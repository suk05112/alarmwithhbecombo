==> flow/design.v <==
	 module CH3_WATCH(RESETN, CLK, o_data,
					SET_HOUR, SET_MIN, SET_SEC, 
					HOUR, MIN, SEC,
					STATE,  hello, OK);
   input RESETN, CLK;
	input [6:0]SET_HOUR, SET_MIN, SET_SEC;
	input o_data;
	input [2:0]STATE;
	input OK;
	output [6:0]HOUR, MIN, SEC;
	output [7:0]hello;
	reg [7:0]hello;
	integer CNT_SOUND;
	wire [7:0]AP_DATA;
	integer TIME;
   integer CNT;
   integer CNT_SCAN;
   reg[6:0] HOUR, MIN, SEC;
   reg ampm =0;
	reg [3:0] ampm_data;
   reg [6:0]alarm_hour = 3,alarm_min = 30, alarm_sec = 0;
	reg [3:0] alarm_ap =4'b1010;
   always@(posedge CLK)
   begin
      if(~RESETN)
         CNT = 0;
      else
         begin
            if(CNT >=9999)
               CNT = 0;
            else
               CNT = CNT + 1;
         end
   end
 always@(posedge CLK)
   begin
      if(~RESETN)
         SEC = 0;
      else
         begin
				if(OK>0 && STATE == 1)
						SEC = SET_SEC;
            else if(CNT == 9999)
               begin
                  if(SEC >=59)
                     SEC = 0;
                  else
                     SEC = SEC + 1;
               end
         end
   end
   always@(posedge CLK)
   begin
      if(~RESETN)
         MIN = 0;
      else
         begin
				if(OK>0 && STATE == 1)
						MIN = SET_MIN;
            else if((CNT == 9999)&&(SEC ==59))
               begin
                  if(MIN >=59)
                     MIN = 0;
						else
                     MIN = MIN + 1;
               end
         end
   end
 always@(posedge CLK)
   begin
      if(~RESETN) begin
         HOUR = 0;
			TIME = 0;
			end
      else
         begin
				if(OK>0&& STATE == 1)
						HOUR = SET_HOUR;
            else if((CNT == 9999)&&(SEC ==59)&&(MIN==59))
               begin
                  if(HOUR > 23)
                     HOUR = 0;
                  else
                     HOUR = HOUR + 1;
					end 
         end
   end
	endmodule
======== Tool chain data of CH3_WATCH ========
What the tools print for CH3_WATCH, step after step.
Line numbers count from 1 in the design file above.
The mark - stands for no value.
inputs
  top module .............................. CH3_WATCH
  clock ................................... CLK
  library ................................. sky130hd
  library corner .......................... tt_025C_1v80

======== Word level ========
Yosys after proc, flatten, opt, wreduce and memory -nomap, before mapping. Memory bits, and registers merged into a memory's read port (data or address), are not among the register bits. Print and check cells are not counted. Equal cells are merged and count once.
cells by class
  add/subtract/negate cells ............... 4
  magnitude comparators ................... 5
  equal/unequal tests ..................... 4
  muxes and demuxes ....................... 9
  bitwise gates (word level) .............. 1
  reductions and logical operators ........ 7
operators with widths
  cell                                                                  number
  two-way mux 7 bit                                                     9
  greater-or-equal comparator 32 x 15 -> 1 bit (second input constant)  1
  equality test 32 x 15 -> 1 bit (second input constant)                1
  adder 32 x 2 -> 32 bit (second input constant)                        1
  adder 7 x 1 -> 7 bit (second input constant)                          3
  greater-or-equal comparator 7 x 6 -> 1 bit (second input constant)    2
  equality test 7 x 6 -> 1 bit (second input constant)                  2
  greater-than comparator 7 x 5 -> 1 bit (second input constant)        1
  nonzero test 2 bit                                                    3
  logical AND 1 bit                                                     3
  equality test 3 x 1 -> 1 bit (second input constant)                  1
  OR reduction 2 bit                                                    1
  greater-than comparator 1 bit (second input constant)                 1
  NOT 1 bit                                                             1
word-level totals
  register bits after elaboration ......... 53
  input port bits ......................... 28
  elaborated cells ........................ 34

======== Logic depth ========
Yosys ltp: most cells in a row. Word level: on the elaborated netlist, between registers, memories and ports. Mapped: between sequential cells and ports; inverters and the memories' decode and read muxes count.
logic depth
  depth after elaboration ................. 5
  ABC_AREA ................................ 0
  gate-level depth with buffers ........... 8
  mapped depth without buffers ............ 6

======== Synthesis result ========
Source: synth_stat.txt of the flow (Yosys; design flattened, memories mapped). It holds for the ABC_AREA given above (unset counts as 0); a run with the other value may have another netlist.
mapped netlist
  cells in the netlist .................... 356
  synthesis area .......................... 0.0028853 mm^2
  mapped flip-flops ....................... 53
  buffers ................................. 24
cells by type
  cell type                  number
  sky130_fd_sc_hd__dfxtp_1   53
  sky130_fd_sc_hd__xor2_1    27
  sky130_fd_sc_hd__nor2_1    48
  sky130_fd_sc_hd__nand3_1   33
  sky130_fd_sc_hd__nand4_1   17
  sky130_fd_sc_hd__nand2_1   26
  sky130_fd_sc_hd__buf_4     8
  sky130_fd_sc_hd__a31oi_1   9
  sky130_fd_sc_hd__clkbuf_1  15
  sky130_fd_sc_hd__nor4_1    9
  sky130_fd_sc_hd__a21oi_1   11
  sky130_fd_sc_hd__ha_1      4
  sky130_fd_sc_hd__nor3_1    10
  sky130_fd_sc_hd__a211oi_1  6
  sky130_fd_sc_hd__and3_1    6
  sky130_fd_sc_hd__and4_1    4
  sky130_fd_sc_hd__xnor2_1   4
  sky130_fd_sc_hd__o211ai_1  4
Not listed: further types 37, cells in them 62.

======== Timing after synthesis ========
OpenSTA on the mapped netlist: ideal clock, no wires. The path of least setup slack (recovery checks aside). Input and output delay are each 20% of the period. Register names are those of the netlist, which keeps one name where synthesis merged equal registers.
timing path post-synthesis
  kind .................................... register to register
  start ................................... register CNT[5]
  end ..................................... register HOUR[3]
  period .................................. 2,290 ps
  time at the first pin ................... 0 ps
  arrival ................................. 2,114 ps
  data required time ...................... 2,157 ps
  slack ................................... 43 ps
  path delay .............................. 2,247 ps
  stages .................................. 6
  buffers on the path ..................... 0
  synthesis period reached ................ 2,247 ps
"path delay" is the arrival time less input delay plus setup time.
"stages" counts driving pins, that of a launching flip-flop among them; a cell with two outputs on the path counts twice.
"synthesis period reached" = period - worst setup slack (recovery checks aside). The figure is calculated, with input and output delays left at 20% of the set period.
The rows between start and end are the longest chain of elaborated cells between them; the timing report does not say that the signal goes this way. Where chains are equally long, one stands for them.
Each line given opens the expression or statement behind the cell; cells for indexed reads and writes are added by Yosys, which also makes memories of some case tables.
A register here has more assigning lines than the two given.
on the way, post-synthesis
  path through ............................ sky130_fd_sc_hd__dfxtp_1 -> sky130_fd_sc_hd__or4_4 -> sky130_fd_sc_hd__or4_4 -> sky130_fd_sc_hd__or4b_4 -> sky130_fd_sc_hd__nand3_1 -> sky130_fd_sc_hd__a31oi_1
  cells in the longest elaborated chain ... 5
ends and longest elaborated chain, post-synthesis
  element                         line  source
  from (decl)                     16    integer CNT;
  from (assign)                   26    CNT = 0;
  from (assign)                   32    CNT = CNT + 1;
  equality test 32 x 15 -> 1 bit  79    else if((CNT == 9999)&&(SEC ==59)&&(MIN==59))
  logical AND 1 bit x2            79
  two-way mux 7 bit               79
  two-way mux 7 bit               77    if(OK>0&& STATE == 1)
  to (assign)                     78    HOUR = SET_HOUR;
  to (assign)                     84    HOUR = HOUR + 1;
  to (decl)                       10    output [6:0]HOUR, MIN, SEC;

======== Worst path after layout ========
Path of least setup slack in the final report of job 1 (OpenROAD, finished layout, wires in). Where an end is a register, its clock arrival counts in the times.
The path's times are printed in steps of 10 ps; the period is the one set.
timing path post-layout
  kind .................................... register to register
  start ................................... register CNT[7]
  end ..................................... register CNT[2]
  period .................................. 3,900 ps
  time at the first pin ................... 310 ps
  arrival ................................. 3,110 ps
  data required time ...................... 4,100 ps
  slack ................................... 990 ps
  stages .................................. 7
  buffers on the path ..................... 1
The rows between start and end are the longest chain of elaborated cells between them; the timing report does not say that the signal goes this way. Where chains are equally long, one stands for them.
A register here has more assigning lines than the two given.
on the way, post-layout
  path through ............................ sky130_fd_sc_hd__dfxtp_1 -> sky130_fd_sc_hd__or4_4 -> sky130_fd_sc_hd__nor4_1 -> sky130_fd_sc_hd__nand2b_1 -> sky130_fd_sc_hd__o211ai_1 -> sky130_fd_sc_hd__buf_4 -> sky130_fd_sc_hd__nor2_1
  cells in the longest elaborated chain ... 2
ends and longest elaborated chain, post-layout
  element                                       line  source
  from (decl)                                   16    integer CNT;
  from (assign)                                 26    CNT = 0;
  from (assign)                                 32    CNT = CNT + 1;
  greater-or-equal comparator 32 x 15 -> 1 bit  29    if(CNT >=9999)
  OR reduction 2 bit                            -
  to (assign)                                   30    CNT = 0;
  to (assign)                                   32
  to (decl)                                     16

==> runs of CH3_WATCH <==
Design CH3_WATCH on sky130hd. What follows are 2 stored runs of the flow, each under its own settings; their order means nothing. The constraints put input and output delay at 20% of the set period each and load the outputs with 0.01 pF.
"total power after layout": no workload was simulated; the value follows from the tool's default switching activity.

---- job 1 ----
settings
  period_ns = 3.9
  CAP_MARGIN = 20
  CORE_MARGIN = 2
  CORE_UTILIZATION = 40
  SLEW_MARGIN = 20
results
  summed negative setup slack ............. 0 ps
  synthesized cell area ................... 0.0028853 mm^2
  final design utilization ................ 51.5 %
  total power after layout ................ 0.001047 W
  die area ................................ 0.0079085 mm^2
  worst setup slack after layout .......... 993 ps

---- job 2 ----
settings
  period_ns = 3.5
  CORE_UTILIZATION = 28
  SETUP_SLACK_MARGIN = 0.87
  PLACE_DENSITY_LB_ADDON = 0.14
  HOLD_SLACK_MARGIN = 0.22
  CELL_PAD_IN_SITES_GLOBAL_PLACEMENT = 3
  CTS_CLUSTER_SIZE = 73
  CAP_MARGIN = 20
  CORE_MARGIN = 2
  SLEW_MARGIN = 20
results
  summed negative setup slack ............. 0 ps
  synthesized cell area ................... 0.0028853 mm^2
  final design utilization ................ 35.3 %
  total power after layout ................ 0.001103 W
  die area ................................ 0.0111324 mm^2
  worst setup slack after layout .......... 1,084 ps
