==> flow/design.v <==
module CH3_WT_VFD(
	RESETN, CLK, 
	DEC_H10,DEC_H1,DEC_M10,DEC_M1,DEC_S10,DEC_S1,
	LCD_DATA, LCD_RW, LCD_RS, LCD_E, AP_DATA,
	OUT1, OUT2, OUT3, shift,a
);
input a;
input CLK, RESETN;
input [7:0]OUT1, OUT2, OUT3, shift;
wire [7:0]OUT1, OUT2, OUT3;
input [7:0]DEC_H10,DEC_H1,DEC_M10,DEC_M1,DEC_S10,DEC_S1;
input [7:0]AP_DATA;
output LCD_RS, LCD_RW,LCD_E;
output [7:0]LCD_DATA;
reg LCD_RS, LCD_RW;
reg [7:0]LCD_DATA;
wire LCD_E;
reg[2:0]STATE;
parameter 
      DELAY= 3'b000,
      FUNCTION_SET = 3'b001,
      ENTRY_MODE = 3'b010,
      DISP_ONOFF = 3'b011,
      LINE1 = 3'b100,
	   LINE2 = 3'b101;
integer CNT;
always@(posedge CLK)
begin 
   if(RESETN ==1'b0)
      STATE = DELAY;
   else
      begin
         case(STATE)
            DELAY:
               if(CNT ==70) STATE = FUNCTION_SET;
            FUNCTION_SET:
               if(CNT ==30) STATE = DISP_ONOFF;
            DISP_ONOFF:
               if(CNT ==30) STATE = ENTRY_MODE;
            ENTRY_MODE:
               if(CNT ==30) STATE = LINE1;
            LINE1:
               if(CNT ==20) STATE = LINE1;
            LINE2:
               if(CNT ==20) STATE = LINE1;
            default: STATE = DELAY;
         endcase
      end
end
always@(posedge CLK)
begin   
   if(RESETN == 1'b0)
      CNT =0;
   else 
      case(STATE)
            DELAY:
               if(CNT >=70) CNT =0;
               else CNT = CNT+1;
            FUNCTION_SET:
               if(CNT >=30) CNT =0;
               else CNT = CNT+1;
            DISP_ONOFF:
               if(CNT >=30) CNT =0;
               else CNT = CNT+1;
            ENTRY_MODE:
               if(CNT >=30) CNT =0;
               else CNT = CNT+1;
            LINE1:
               if(CNT >=20) CNT =0;
               else CNT = CNT+1;
            LINE2:
               if(CNT >=20) CNT =0;
               else CNT = CNT+1;
            default:CNT=0;
         endcase
end
always@(posedge CLK)
begin
   if(RESETN== 1'b0)
      begin   
         LCD_RS=1'b1;
         LCD_RW=1'b1;
         LCD_DATA = 8'b00000010;
      end
   else
      begin
         case(STATE)
            FUNCTION_SET :
               begin
                  LCD_RS=1'b0;
                  LCD_RW=1'b0;
                  LCD_DATA = 8'b00110100;  
               end
            DISP_ONOFF:
               begin
                  LCD_RS=1'b0;
                  LCD_RW=1'b0;
                  LCD_DATA = 8'b00001100;
               end
            ENTRY_MODE:
               begin
                  LCD_RS=1'b0;
                  LCD_RW=1'b0;
                  LCD_DATA = 8'b00000110;
               end
             LINE1:
               begin
                  LCD_RW = 1'b0; 
                  case(CNT)            
                     0:
									begin   
										LCD_RS=1'b0;
										LCD_DATA = 8'b10000000;
									end
                     1:							
									begin   
										LCD_RS=1'b1;
										LCD_DATA = DEC_H10;
									end
                     2:
									begin  
										LCD_RS=1'b1; 
										LCD_DATA = DEC_H1;
									end								
                     3:
									begin   
										LCD_RS=1'b1;
										LCD_DATA = 8'b00111010;  
									end						
                     4:
									begin   
										LCD_RS=1'b1;
										LCD_DATA = DEC_M10;
									end								
                     5:
									begin   
										LCD_RS=1'b1;
										LCD_DATA = DEC_M1;
									end
                     6:
									begin   
										LCD_RS=1'b1; 
										LCD_DATA = 8'b00111010;  
									end								
                     7:
									begin   
										LCD_RS=1'b1;
										LCD_DATA = DEC_S10;	
									end
                     8:
									begin   
										LCD_RS=1'b1;
									   LCD_DATA = DEC_S1; 
									end
                     9:
                        begin   
                           LCD_RS=1'b1;
                           LCD_DATA = 8'b00100000;
                        end
                     10:
                        begin   
                           LCD_RS=1'b1;
                           LCD_DATA = 8'b00100000;
                        end
                     11:
                        begin   
                           LCD_RS=1'b1;
                           LCD_DATA = AP_DATA;
                        end
                     12:
                        begin   
                           LCD_RS=1'b1;
                           LCD_DATA = 8'b01001101;  
                        end
                     13:
                        begin   
                           LCD_RS=1'b1;
                           LCD_DATA = a;
                        end
                     14:
                        begin   
                           LCD_RS=1'b1;
                           LCD_DATA = OUT1;
                        end
                     15:
                        begin   
                           LCD_RS=1'b1;
                           LCD_DATA = OUT2;
                        end
                     16:
                        begin   
                           LCD_RS=1'b1;
									LCD_DATA = OUT3;
                        end
                     default:
                        begin
                           LCD_RS=1'b1;
                           LCD_DATA = 8'b00100000;		 
                        end
                     endcase
               end
            LINE2:
               begin
                  LCD_RW=1'b0;
                  case(CNT)
                     0:
                        begin   
                           LCD_RS=1'b0;
                           LCD_DATA = 8'b11000000;
                        end
                     1:
                        begin   
                           LCD_RS=1'b1;
                           LCD_DATA = 8'b00100000;
                        end
                     2:
                        begin   
                           LCD_RS=1'b1;
                           LCD_DATA = 8'b01001101; 
                        end
                     3:
                        begin   
                           LCD_RS=1'b1;
                           LCD_DATA = 8'b00010000; 
                        end
                     4:
                        begin   
                           LCD_RS=1'b1;
                           LCD_DATA = 8'b00100000;
                        end
                     5:
                        begin   
                           LCD_RS=1'b1;
                           LCD_DATA = 8'b00100000;
                        end
                     6:
                        begin   
                           LCD_RS=1'b1;
                           LCD_DATA = 8'b00100000;
                        end
                     7:
                        begin   
                           LCD_RS=1'b1;
                           LCD_DATA = 8'b00100000;
                        end
                     8:
                        begin   
                           LCD_RS=1'b1;
                           LCD_DATA = 8'b00100000;
                        end
                     9:
                        begin   
                           LCD_RS=1'b1;
                           LCD_DATA = 8'b00100000;
                        end
                     10:
                        begin   
                           LCD_RS=1'b1;
                           LCD_DATA = 8'b00100000;
                        end
                     11:
                        begin   
                           LCD_RS=1'b1;
                           LCD_DATA = 8'b00100000;
                        end
                     12:
                        begin   
                           LCD_RS=1'b1;
                           LCD_DATA = 8'b00100000;
                        end
                     13:
                        begin   
                           LCD_RS=1'b1;
                           LCD_DATA = 8'b00100000;
                        end
                     14:
                        begin   
                           LCD_RS=1'b1;
                           LCD_DATA = 8'b00100000;
                        end
                     15:
                        begin   
                           LCD_RS=1'b1;
                           LCD_DATA = 8'b00100000;
                        end
                     16:
                        begin   
                           LCD_RS=1'b1;
                           LCD_DATA = 8'b00100000;
                        end
                     default:
                        begin
                           LCD_RS=1'b1;
                           LCD_DATA = 8'b00100000;
                        end
                     endcase
               end
            default:
               begin
                  LCD_RS=1'b1;
                  LCD_RW=1'b1;
                  LCD_DATA = 8'b00000000;
               end
         endcase
   end 
end
assign LCD_E = !CLK;
endmodule
-- Tool chain data of CH3_WT_VFD
What the tools print for CH3_WT_VFD, step after step.
Line numbers count from 1 in the design file above.
Cell names lack the library's common part.
Not given: n/a
- top module: CH3_WT_VFD
- clock port: CLK
- cell library: sky130hd
- library corner: tt_025C_1v80

-- Word level
Yosys after proc, flatten, opt, wreduce and memory -nomap, before mapping. Print and check cells are not counted. Equal cells are merged and count once.
Yosys's memory passes give these memory sizes; they may raise the number of words (mostly to a power of two), join words into wider ones and drop unused or constant bits.
- word width x clocked read ports: 8
- output and inout port bits: 11
- register bits after elaboration: 45
- noted cells after elaboration: 63
- bits of input ports at 91
- noted ROM bits: 256
- noted memory cells: 1
- memories (name ; depth ; width ; read ports ; wr ports ; line ; text):
    (no name shown) ; 32 ; 8 ; 1 ; 0 ; 205 ; case(CNT)
- $lt $le $gt $ge: 3
- noted equal/unequal tests: 27
- reduce/logical cells at 9
- mux-type cells: 17
- noted add/sub/neg operators: 1
- operators by type and width (cell ; number):
    32-bit by 4-bit == test with 1-bit output with constant B ; 6
    32-bit by 3-bit == test with 1-bit output with constant B ; 4
    8-bit parallel mux with 14-bit select ; 1
    32-bit parallel mux with 3-bit select ; 1
    32-bit 2-to-1 mux ; 3
    32-bit by 2-bit == test with 1-bit output with constant B ; 2
    32-bit by 6-bit greater-or-equal comparator with 1-bit output with constant B ; 2
    32-bit by 6-bit == test with 1-bit output with constant B ; 2
    8-bit parallel mux with 5-bit select ; 1
    32-bit by 1-bit == test with 1-bit output with constant B ; 1
    32-bit by 2-bit adder with 32-bit output with constant B ; 1
    32-bit by 5-bit == test with 1-bit output with constant B ; 1
    32-bit by 8-bit greater-or-equal comparator with 1-bit output with constant B ; 1
    32-bit by 8-bit == test with 1-bit output with constant B ; 1
    32-bit logical NOT ; 1
    27-bit logical NOT ; 1
    3-bit parallel mux with 5-bit select ; 1
    3-bit 2-to-1 mux ; 5
    9-bit 2-to-1 mux ; 1
    2-bit != test with constant B ; 4
    3-bit by 2-bit == test with 1-bit output with constant B ; 2
    3-bit == test with constant B ; 2
    5-bit AND reduction ; 1
    5-bit OR reduction ; 1
    5-bit 2-to-1 mux ; 1
    2-bit OR reduction ; 2
    3-bit by 1-bit == test with 1-bit output with constant B ; 1
    3-bit logical NOT ; 1
Other operator kinds: 5; their cells: 6.

-- Depth
Depth = most cells in a row (Yosys ltp): at word level without a register or memory, in the mapped netlist without a sequential cell, where the memories' decode and read muxes count.
- word-level depth: 4
- ABC_AREA at 0
- noted mapped depth: 9

-- Synthesis result
Yosys stat after the flow's synthesis: flattened, memories mapped to cells. It holds for the ABC_AREA given above (unset counts as 0); a run with the other value may have another netlist.
Totals and module areas in this step are rounded.
- cells by type (cell ; number ; total area (µm²)):
    dfxtp_1 ; 47 ; 940.902
    a21oi_1 ; 26 ; 130.125
    nor2_1 ; 34 ; 127.622
    xnor2_1 ; 14 ; 122.618
    nand3_1 ; 22 ; 110.106
    a22oi_1 ; 11 ; 82.579
    nand2_1 ; 22 ; 82.579
    nand4_1 ; 13 ; 81.328
    xor2_1 ; 9 ; 78.826
    and3_1 ; 12 ; 75.072
    nand3b_1 ; 10 ; 75.072
    nor4_2 ; 6 ; 75.072
    and4_1 ; 8 ; 70.067
    mux2i_1 ; 6 ; 60.058
    o21ai_0 ; 12 ; 60.058
    ha_1 ; 4 ; 50.048
    nor3_1 ; 10 ; 50.048
    clkbuf_1 ; 13 ; 48.797
Other cell types: 42; their cells: 108.
- sequential area at 940 µm²
- buffer cells at 29
- standard cells after synthesis at 387
- chip area (Yosys) at 3100 µm²
- flip-flop cells at 47

FLOW RESULTS
============

Stored flow runs of CH3_WT_VFD (2 of them; Yosys, OpenROAD, sky130hd). They differ in their settings and are not a sequence. Constraints: input delay and output delay 20% of the set period each, output load 0.01 pF.
"total power after layout" rests on the timing tool's default activity at the inputs, not on a simulated workload.
The results are shown rounded.

Flow run 1

==> flow/run.sh <==
#!/bin/bash
# the make line also repeats the synthesis and layout settings of config.mk as NAME=value (left out here)
make -C /OpenROAD-flow-scripts/flow DESIGN_CONFIG=/design/flow/config.mk WORK_HOME=/design/flow/orfs CLKGATE_MAP_FILE= finish
==> flow/config.mk <==
export PLATFORM = sky130hd
export DESIGN_NAME = CH3_WT_VFD
export DESIGN_NICKNAME = CH3_WT_VFD
export VERILOG_FILES = /design/flow/design.v
export SDC_FILE = /design/flow/constraint.sdc
export NUM_CORES = 4
export LEC_CHECK = 0
export CAP_MARGIN = 20
export CORE_ASPECT_RATIO = 1.69
export CORE_MARGIN = 2
export CORE_UTILIZATION = 61
export GPL_TIMING_DRIVEN = 1
export MAX_ROUTING_LAYER = met4
export MIN_ROUTING_LAYER = met2
export SLEW_MARGIN = 20
export TNS_END_PERCENT = 70
==> flow/constraint.sdc <==
create_clock -name core_clock -period 1.94 [get_ports {CLK}]
set_input_delay 0.3880 -clock core_clock [delete_from_list [all_inputs] [get_ports {CLK}]]
set_output_delay 0.3880 -clock core_clock [all_outputs]
set_load 0.01 [all_outputs]

Flow run 1: no final report: clock tree synthesis broke off with DPL-0038.

Flow run 2

==> flow/run.sh <==
#!/bin/bash
# the make line also repeats the synthesis and layout settings of config.mk as NAME=value (left out here)
make -C /OpenROAD-flow-scripts/flow DESIGN_CONFIG=/design/flow/config.mk WORK_HOME=/design/flow/orfs CLKGATE_MAP_FILE= finish
==> flow/config.mk <==
export PLATFORM = sky130hd
export DESIGN_NAME = CH3_WT_VFD
export DESIGN_NICKNAME = CH3_WT_VFD
export VERILOG_FILES = /design/flow/design.v
export SDC_FILE = /design/flow/constraint.sdc
export NUM_CORES = 4
export LEC_CHECK = 0
export ABC_AREA = 0
export CAP_MARGIN = 20
export CELL_PAD_IN_SITES_GLOBAL_PLACEMENT = 1
export CORE_ASPECT_RATIO = 0.67
export CORE_MARGIN = 2
export CORE_UTILIZATION = 41
export CTS_CLUSTER_SIZE = 32
export GPL_ROUTABILITY_DRIVEN = 0
export MIN_ROUTING_LAYER = met1
export PLACE_DENSITY_LB_ADDON = 0.29
export SETUP_SLACK_MARGIN = 0.74
export SLEW_MARGIN = 20
==> flow/constraint.sdc <==
create_clock -name core_clock -period 2.99 [get_ports {CLK}]
set_input_delay 0.5980 -clock core_clock [delete_from_list [all_inputs] [get_ports {CLK}]]
set_output_delay 0.5980 -clock core_clock [all_outputs]
set_load 0.01 [all_outputs]

Measured in flow run 2:
- Yosys chip area after synthesis: 3,100 µm²
- die size at 8,300 µm²
- noted the standard-cell area of the final layout: 4,500 µm²
- noted the final design utilization: 63 %
- worst setup slack after layout: 0.50 ns
- total negative slack on setup checks: 0.000 ns
- worst hold slack at 0.37 ns
- noted the total power after layout: 1,700 µW
